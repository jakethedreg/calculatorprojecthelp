==> flow/design.v <==
package calculator_pkg;
    parameter DATA_W = 32;
    parameter MEM_WORD_SIZE = 64;
    parameter ADDR_W = 9;
endpackage
import calculator_pkg::*;
module result_buffer  (
    input logic clk_i,                               
    input logic rst_i,                               
    input logic [DATA_W-1 : 0] result_i,        
    input logic loc_sel,                             
    input logic buffer_write,
    output logic [MEM_WORD_SIZE-1 : 0] buffer_o    
);
    logic [MEM_WORD_SIZE-1 : 0] internal_buffer;
    always_ff @(posedge clk_i) begin
        if (rst_i) begin
            internal_buffer <= 0;
        end else if (!buffer_write)begin
            if (loc_sel) begin
                internal_buffer <= {result_i, internal_buffer[31:0]};
            end else begin
                internal_buffer <= {internal_buffer[MEM_WORD_SIZE-1:32], result_i};
            end
        end
    end
	assign buffer_o = internal_buffer;
endmodule
From RTL to reports: result_buffer
The steps from the RTL of result_buffer to its reports follow in flow order.
Lines are those of the file above, counted from 1.
Operators carry their Yosys type and port widths (W data, S select, Z words).
Cell names lack the library's common part.
A cell with -- has no value.
- top: result_buffer
- clock: clk_i
- standard-cell library: sky130hd
- corner: tt_025C_1v80

Word-level counts
Source: Yosys, flattened and elaborated, memories not mapped. Widths are those after wreduce. Registers that Yosys merges into a memory's read port (data or address) are not register bits. Print and check cells do not count. Equal cells are merged and count once.
- flip-flop bits (word level) at 64
- bits of input ports: 36
- noted bitwise operators: 2
- reduce/logical cells: 2
- operators with widths (operator ; count):
    $reduce_and A2 Y1 ; 2
    $not A1 Y1 ; 2

Longest topological paths
Yosys ltp: most cells in a row. Word level: on the elaborated netlist, between registers, memories and ports. Mapped: between sequential cells and ports; inverters and the memories' decode and read muxes count.
- depth in word-level cells: 2
- noted ABC_AREA: 0
- mapped depth at 4

Netlist
Yosys stat after the flow's synthesis: flattened, memories mapped to cells. It holds for the ABC_AREA given above (unset counts as 0); a run with the other value may have another netlist.
- cell count at 245
- chip area (Yosys): 2687.6 um^2
- noted flip-flops: 64
- buffer cells: 17
- cell types (type ; count ; area in all (um^2)):
    dfxtp_1 ; 64 ; 1.28E+03
    mux2i_1 ; 64 ; 640.614
    nand2b_1 ; 97 ; 606.832
    buf_12 ; 2 ; 40.038
    buf_8 ; 2 ; 30.029
    clkbuf_1 ; 7 ; 26.275
    clkbuf_2 ; 3 ; 15.014
    buf_6 ; 1 ; 11.261
    nor2_4 ; 1 ; 11.261
    buf_2 ; 2 ; 10.01
    and2b_2 ; 1 ; 8.758
    or2_2 ; 1 ; 6.256

Timing after synthesis
Source: OpenSTA report_checks on the synthesized netlist (no wires, ideal clock, input and output delay 20% of the period each), path of least setup slack; recovery checks are left aside. Register names are those of the netlist, which keeps one name where synthesis merged equal registers.
- path kind: input to register
- from: input port buffer_write
- to: register internal_buffer[10]
- noted period: 1.13 ns
- arrival at 0.864 ns
- noted required time: 1.058 ns
- path slack: 0.194 ns
- delay of the path: 0.710 ns
- noted stages: 3
- synthesis period reached at 0.936 ns
"delay of the path" is the arrival time less input delay plus setup time.
"stages": output pins that drive a net of the path, with the launching flip-flop's if there is one; two outputs of one cell count as two.
"synthesis period reached" is the clock period less the worst setup slack; recovery checks do not enter. This is arithmetic on one report: input and output delays are still those of the set period (20% each).
The rows between start and end are the longest chain of elaborated cells between them; the timing report does not say that the signal goes this way. Where chains are equally long, one stands for them.
Each line given opens the expression or statement behind the cell; cells for indexed reads and writes are added by Yosys, which also makes memories of some case tables.
At most two assigning lines are given for a register; there are more.
- path through: nor2_4 > buf_8 > mux2i_1
- length of the longest elaborated chain: 2
- ends and longest elaborated chain, after synthesis (item ; RTL line ; text):
    from (decl) ; 12 ; input logic buffer_write,
    $not A1 Y1 ; -- ;
    $reduce_and A2 Y1 ; -- ;
    to (assign) ; 21 ; internal_buffer <= {result_i, internal_buffer[31:0]};
    to (assign) ; 23 ; internal_buffer <= {internal_buffer[MEM_WORD_SIZE-1:32], result_i};
    to (decl) ; 15 ; logic [MEM_WORD_SIZE-1 : 0] internal_buffer;

Timing after layout
Path of least setup slack in the final report of job 1 (OpenROAD, finished layout, wires in). Where an end is a register, its clock arrival counts in the times.
- path kind: register to output
- from: register internal_buffer[34]
- to: output port buffer_o[34]
- noted period: 1.31 ns
- noted external output delay: 0.26 ns
- arrival at 0.98 ns
- noted required time: 1.05 ns
- path slack: 0.07 ns
- noted stages: 2
At most two assigning lines are given for a register; there are more.
- path through: dfxtp_1 > dlygate4sd2_1
- length of the longest elaborated chain: 0
- ends and longest elaborated chain, post-layout (item ; RTL line ; text):
    from (decl) ; 15 ; logic [MEM_WORD_SIZE-1 : 0] internal_buffer;
    from (assign) ; 21 ; internal_buffer <= {result_i, internal_buffer[31:0]};
    from (assign) ; 23 ; internal_buffer <= {internal_buffer[MEM_WORD_SIZE-1:32], result_i};
    to (decl) ; 13 ; output logic [MEM_WORD_SIZE-1 : 0] buffer_o

==> runs of result_buffer <==
Top module result_buffer; platform sky130hd; tools Yosys and OpenROAD; 2 stored runs in no particular order. Input and output delays are each 20% of the period that was set; the output load is 0.01 pF.
"total power after layout" rests on the timing tool's default activity at the inputs, not on a simulated workload.

Job 1
Settings were period_ns = 1.31; CAP_MARGIN = 20; CORE_MARGIN = 2; CORE_UTILIZATION = 40; SLEW_MARGIN = 20
- area of the synthesized netlist: 2687.6 um^2
- area inside the die boundary at 7390.8 um^2
- standard-cell area after routing at 3867.5 um^2
- final design utilization: 60.2 %
- worst setup slack after layout: 0.070 ns
- sum of negative setup slack: 0.000 ns
- noted the worst hold slack in the final report: 0.428 ns
- total power after layout: 0.004484 W

Job 2
Settings were period_ns = 0.788; CORE_UTILIZATION = 17; SETUP_SLACK_MARGIN = 0.01; PLACE_DENSITY = 0.55; CELL_PAD_IN_SITES_GLOBAL_PLACEMENT = 2; CELL_PAD_IN_SITES_DETAIL_PLACEMENT = 2; CTS_CLUSTER_SIZE = 91; CTS_CLUSTER_DIAMETER = 366; CAP_MARGIN = 0; MIN_ROUTING_LAYER = met2; CORE_MARGIN = 2; SLEW_MARGIN = 20
- area of the synthesized netlist: 2687.6 um^2
- area inside the die boundary at 16831.2 um^2
- standard-cell area after routing at 4812.1 um^2
- final design utilization: 31.4 %
- worst setup slack after layout: -0.159 ns
- sum of negative setup slack: -8.763 ns
- noted the worst hold slack in the final report: 0.292 ns
- total power after layout: 0.008501 W
